==> flow/design.v <==
module fifo (
    input wire clk,
    input wire reset,
    input wire [64-1:0] idata,
    input wire wr_en,
    input wire rd_en,
    output reg ordy,
    output reg [64-1:0] odata
);
    integer  i;
    reg [64-1:0] ram [0:4];
    reg [2:0] wr_addr, rd_addr;
    reg [3:0] data_count;
    wire full,empty,set;
    assign full = (data_count == 5);
    assign empty = (data_count == 0);
    assign set = (~full | rd_en) & wr_en;  
    always @(posedge clk) begin
        if(reset == 0)begin
            rd_addr <= 0;
            wr_addr <= 0;
        end 
        if (set) begin
            if (wr_addr == 4) begin 
                wr_addr <= 0;
            end else begin
                wr_addr <= wr_addr + 1;
            end
        end 
        if (rd_en & ~empty) begin  
            if (rd_addr == 4) begin
                rd_addr <= 0;
            end else begin
                rd_addr <= rd_addr + 1;
            end
        end
    end
    always @(posedge clk) begin
        if (reset == 0) begin
            data_count <= 0;
        end else if (~full & wr_en & ~(rd_en & ~empty))begin
            data_count <= data_count + 1;
        end else if (~empty & rd_en & ~wr_en)begin
            data_count <= data_count - 1;
        end
    end
    assign ordy = ((5 - data_count) < 5) ? 1'b0 : 1'b1;
    assign odata = empty ? 64'b0 : ram[rd_addr];
    always @(posedge clk) begin
        if (reset == 0) begin
            for (i = 0; i < 5; i++) begin
                ram[i] <= 0;
            end
        end else if (set) begin
            ram[wr_addr] <= idata;
        end
    end
endmodule
## From RTL to reports: fifo

The steps from the RTL of fifo to its reports follow in flow order.
Line numbers count from 1 in the design file above.
Operators: Yosys type, input widths -> output width; for muxes data width and select width s.
Cell names lack the library's common part.
Not given: n/a

| design | value |
|---|---|
| top | fifo |
| clock port | clk |
| library | sky130hd |
| corner | tt_025C_1v80 |

## After elaboration

Source: Yosys, flattened and elaborated, memories not mapped. Widths are those after wreduce. Print and check cells do not count. Equal cells are merged and count once.
Memory sizes are those after Yosys's memory passes, which may raise the word count (mostly to a power of two), join words into wider ones and drop unused or constant bits.

| storage and ports | value |
|---|---|
| register bits | 10 |
| bits in writable memories | 512 |
| memory cells | 1 |
| bits of input ports | 68 |
| output and inout port bits | 65 |
| cells after elaboration | 44 |

| operators by class | value |
|---|---|
| add/sub/neg operators | 5 |
| order comparisons | 1 |
| equality and inequality tests | 5 |
| muxes and demuxes | 17 |
| bitwise gates (word level) | 10 |
| reductions and logical operators | 2 |

Memories:

| memory | words | width | line | text |
|---|---|---|---|---|
| ram | 8 | 64 | 11 | `reg [64-1:0] ram [0:4];` |

Operators with widths:

| cell | count |
|---|---|
| $mux 64 | 3 |
| $lt 32x3->1 const B | 1 |
| $mux 3 | 8 |
| $mux 4 | 2 |
| $add 3x1->3 const B | 2 |
| $eq 3x3->1 const B | 2 |
| $and 1x1->1 | 5 |
| $sub 3x4->5 const A | 1 |
| $not 1->1 | 4 |
| $ne 2x1->1 const B | 2 |
| $add 4x1->4 const B | 1 |
| $sub 4x1->4 const B | 1 |
| $eq 4x3->1 const B | 1 |
| $logic_not 4->1 | 1 |
| $mux 1 | 4 |
| $reduce_bool 2->1 | 1 |
| $or 1x1->1 | 1 |

## Longest topological paths

Depth = most cells in a row (Yosys ltp): at word level without a register or memory, in the mapped netlist without a sequential cell, where the memories' decode and read muxes count.

| logic depth | value |
|---|---|
| word-level depth | 6 |
| ABC_AREA | 0 |
| depth in mapped cells | 11 |
| gate-level depth less buffers | 10 |

## After synthesis

Yosys stat after the flow's synthesis: flattened, memories mapped to cells. It holds for the ABC_AREA given above (unset counts as 0); a run with the other value may have another netlist.

Cells by type:

| cell type | count | area in all (µm²) |
|---|---|---|
| edfxtp_1 | 518 | 1.56E+04 |
| mux4_2 | 128 | 2.88E+03 |
| nor2_1 | 262 | 983.443 |
| and2_1 | 130 | 813.28 |
| mux2i_1 | 68 | 680.653 |
| nand2_1 | 76 | 285.274 |
| buf_6 | 13 | 146.39 |
| dfxtp_1 | 7 | 140.134 |
| buf_2 | 25 | 125.12 |
| ha_1 | 8 | 100.096 |
| clkbuf_1 | 26 | 97.594 |
| clkbuf_2 | 10 | 50.048 |
| buf_1 | 13 | 48.797 |
| nand2b_1 | 5 | 31.28 |
| inv_1 | 8 | 30.029 |
| o41ai_4 | 1 | 27.526 |
| buf_4 | 3 | 22.522 |
| nor4_4 | 1 | 21.27 |

Other cell types: 26; their cells: 39.

| mapped netlist | value |
|---|---|
| mapped cells | 1341 |
| mapped area | 22351.4 µm² |
| area of sequential cells | 15695.1 µm² |
| flip-flop cells | 525 |
| buffers | 90 |

## Path before layout

Path of least setup slack by OpenSTA after synthesis, without wires, with an ideal clock, recovery checks aside; 20% of the period is set as input and as output delay. Where synthesis merged equal registers, the netlist keeps one of their names.

| timing after synthesis | value |
|---|---|
| path type | input to register |
| start point | input port reset |
| end point | memory ram[0][0] |
| clock period | 13.4 ns |
| input delay | 2.680 ns |
| setup time | 0.574 ns |
| time at the first pin | 2.680 ns |
| arrival time | 8.033 ns |
| required time | 12.826 ns |
| path slack | 4.793 ns |
| delay of the path | 5.927 ns |
| stages on the path | 5 |
| buffers on the path | 2 |
| synthesis period reached | 8.607 ns |

"delay of the path" = arrival - input delay + setup time.
"stages on the path": output pins that drive a net of the path, with the launching flip-flop's if there is one; two outputs of one cell count as two.
"synthesis period reached" = period - worst setup slack (recovery checks aside). The figure is calculated, with input and output delays left at 20% of the set period.
Between the ends stands the longest chain of elaborated cells between them, by number of cells; it is not shown to be the way that was timed. Of several equally long chains one is given.
A line is the first line of the expression or statement that the cell stems from. Yosys adds cells for indexed reads and writes and turns some case tables into memories.
Only ways into the end's enable, where the timed path ends, are counted here.

| between the ends, after synthesis | value |
|---|---|
| cell sequence | clkbuf_1 > nand3_1 > or3_1 > buf_6 > o21ai_0 |
| length of the longest elaborated chain | 1 |
| elaborated cells between the ends (all ways) | 3 |
| RTL lines with such cells | 1 |
| classes of those cells | 3 x mux |

Ends and longest elaborated chain, after synthesis:

| what | line | text |
|---|---|---|
| from (decl) | 3 | `input wire reset,` |
| $mux 3 | 50 | `if (reset == 0) begin` |
| to (decl) | 11 | `reg [64-1:0] ram [0:4];` |

## Worst path after layout

From the final timing report of record 2: the path of least setup slack in the routed layout; clock arrival at registers is part of the times.

| timing after layout | value |
|---|---|
| path type | register to output |
| start point | register (name not given) |
| end point | output port odata[26] |
| clock period | 12.7 ns |
| output delay | 2.54 ns |
| time at the first pin | 0.53 ns |
| arrival time | 4.05 ns |
| required time | 10.16 ns |
| path slack | 6.11 ns |
| stages on the path | 6 |
| buffers on the path | 2 |

| between the ends, after layout | value |
|---|---|
| cell sequence | dfxtp_4 > buf_4 > mux4_2 > mux2i_1 > nor2_1 > clkdlybuf4s50_1 |

Ends and longest elaborated chain, after layout:

| what | line | text |
|---|---|---|
| to (decl) | 8 | `output reg [64-1:0] odata` |

Chain of elaborated cells between the ends: none given.

Settings and measured results of 2 stored flow runs for module fifo (sky130hd), not sorted in any way. The constraints put input and output delay at 20% of the set period each and load the outputs with 0.01 pF.
"period achieved" = clock period - worst setup slack. The figure is calculated, with input and output delays left at 20% of the set period.
By "allowed time less slack (worst setup path)" is meant the share of the clock period that the worst setup path is allowed (20% is reserved at inputs, 20% at outputs), minus its slack. Clock arrival times at its registers enter into it.
"total design power": no workload was simulated; the value follows from the tool's default switching activity.

#### Record 1

| setting | value |
|---|---|
| period_ns | `4.88` |
| CORE_UTILIZATION | `71` |
| PLACE_DENSITY_LB_ADDON | `0.01` |
| CORE_MARGIN | `7` |
| CELL_PAD_IN_SITES_DETAIL_PLACEMENT | `2` |
| TNS_END_PERCENT | `60` |
| GPL_ROUTABILITY_DRIVEN | `0` |
| CAP_MARGIN | `20` |
| SLEW_MARGIN | `20` |

Not finished: placement ended with a tool error.

#### Record 2

| setting | value |
|---|---|
| period_ns | `12.7` |
| CORE_UTILIZATION | `58` |
| PLACE_DENSITY_LB_ADDON | `0.01` |
| CORE_ASPECT_RATIO | `1.06` |
| TNS_END_PERCENT | `25` |
| ABC_AREA | `0` |
| CTS_CLUSTER_SIZE | `51` |
| CTS_CLUSTER_DIAMETER | `180` |
| SLEW_MARGIN | `0` |
| MIN_ROUTING_LAYER | `met2` |
| CAP_MARGIN | `20` |
| CORE_MARGIN | `2` |

| result | value |
|---|---|
| area inside the die boundary | 40123.4 µm² |
| setup slack of the worst path | 6.111 ns |
| allowed time less slack (worst setup path) | 4.05 ns |
| worst setup path kind | register to output |
| period achieved | 6.589 ns |
| post-route utilization | 64.1 % |
| lowest hold slack | 0.554 ns |
| standard-cell area after routing | 24514.8 µm² |
| total design power | 0.004227 W |
| netlist area reported by Yosys | 22351.4 µm² |
| total negative slack on setup checks | 0.000 ns |
